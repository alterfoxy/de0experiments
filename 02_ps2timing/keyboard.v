==> flow/design.v <==
module keyboard
(
    input   wire        clock_25,
    inout   wire        PS2_CLK,
    inout   wire        PS2_DAT,
    output  reg         keyb_ready,
    output  reg [7:0]   keyb_data
);
reg         state;
reg [ 9:0]  data;
reg [ 3:0]  cnt;
reg [ 1:0]  k;
always @(negedge clock_25) begin
    keyb_ready <= 1'b0;
    case (state)
    0: if (k == 2'b10) begin state <= 1'b1; cnt <= 0; end
    1: if (k == 2'b01) begin
        if (cnt == 10) begin
            state       <= 1'b0;
            keyb_ready  <= (PS2_DAT == 1'b1) && (data[0] == 1'b0);
            keyb_data   <= data[8:1];
        end
        data  <= {PS2_DAT, data[9:1]};
        cnt   <= cnt + 1;
    end
    endcase
    k <= {k[0], PS2_CLK};
end
endmodule
# == Reports on keyboard ==
# The steps from the RTL of keyboard to its reports follow in flow order.
# Line numbers count from 1 in the design file above.
# Operators carry their Yosys type and port widths (W data, S select, Z words).
# Cell names lack the library's common part.
# Not given: --
# setup
top_module,keyboard
clock_port,clock_25
cell_library,sky130hd
corner,tt_025C_1v80

# == After elaboration ==
# Counts by Yosys on the flattened word-level netlist (proc, flatten, opt, wreduce; memories kept). Register bits leave out memories and registers merged into their read ports (data or address). Print and check cells are left out. Cells with the same type and inputs are merged into one.
# word_totals
register_bits,26
inputBits,1
out_inout_bits,11
wordCells,25
# classes
add_sub_neg,1
n_eq,5
mux,7
n_logic,2
n_reduce_logical,4
# op_table
op,count
$pmux W4 S2,1
$mux W4,2
$reduce_and A2 Y1,2
$add A4 B1 Y4 const B,1
$eq A4 B4 Y1 const B,1
$reduce_and A3 Y1,1
$mux W1,3
$not A1 Y1,2
$eq A2 B1 Y1 const B,1
$ne A2 B1 Y1 const B,1
$eq A2 B2 Y1 const B,1
$ne A2 B2 Y1 const B,1
$pmux W1 S2,1
$logic_and A1 B1 Y1,1

# == Logic depth ==
# Depth = most cells in a row (Yosys ltp): at word level without a register or memory, in the mapped netlist without a sequential cell, where the memories' decode and read muxes count.
# logic_depth
depth_word,4
ABC_AREA,0
mapped_depth,4
depth_no_buf,4

# == After synthesis ==
# Source: synth_stat.txt of the flow (Yosys; design flattened, memories mapped). It holds for the ABC_AREA given above (unset counts as 0); a run with the other value may have another netlist.
# synth_totals
stdcells,48
area_um2,890.9
flip_flops,26
# types
cell,count,type_area_um2
edfxtp_1,22,660.634
dfxtp_1,4,80.077
ha_1,2,25.024
nor2b_1,3,18.768
nand2b_1,2,12.512
inv_1,3,11.261
nand3b_2,1,11.261
mux2i_1,1,10.01
o32a_1,1,10.01
xor2_1,1,8.758
nand2_1,2,7.507
or2b_1,1,7.507
and2_1,1,6.256
nor4_1,1,6.256
nand3_1,1,5.005
nor3_1,1,5.005
o21ai_0,1,5.005

# Settings of 2 stored flow runs for module keyboard (sky130hd), not sorted in any way. The constraints put input and output delay at 20% of the set period each and load the outputs with 0.01 pF.
# Among the settings, n/a means not set for that run.
run name,period_ns,CORE_UTILIZATION,SETUP_SLACK_MARGIN,PLACE_DENSITY_LB_ADDON,GPL_TIMING_DRIVEN,CTS_CLUSTER_DIAMETER,CAP_MARGIN,CORE_MARGIN,SLEW_MARGIN,CORE_ASPECT_RATIO,CELL_PAD_IN_SITES_GLOBAL_PLACEMENT,CTS_CLUSTER_SIZE,MIN_ROUTING_LAYER
flow run 1,1.56,59,-0.01,0.25,1,151,20,2,20,n/a,n/a,n/a,n/a
flow run 2,1.11,38,n/a,0.28,1,263,20,2,20,1.2,3,41,met2
# Flow run 1: incomplete, routing halted on RSZ-0074
# Flow run 2: incomplete, routing halted on RSZ-0074
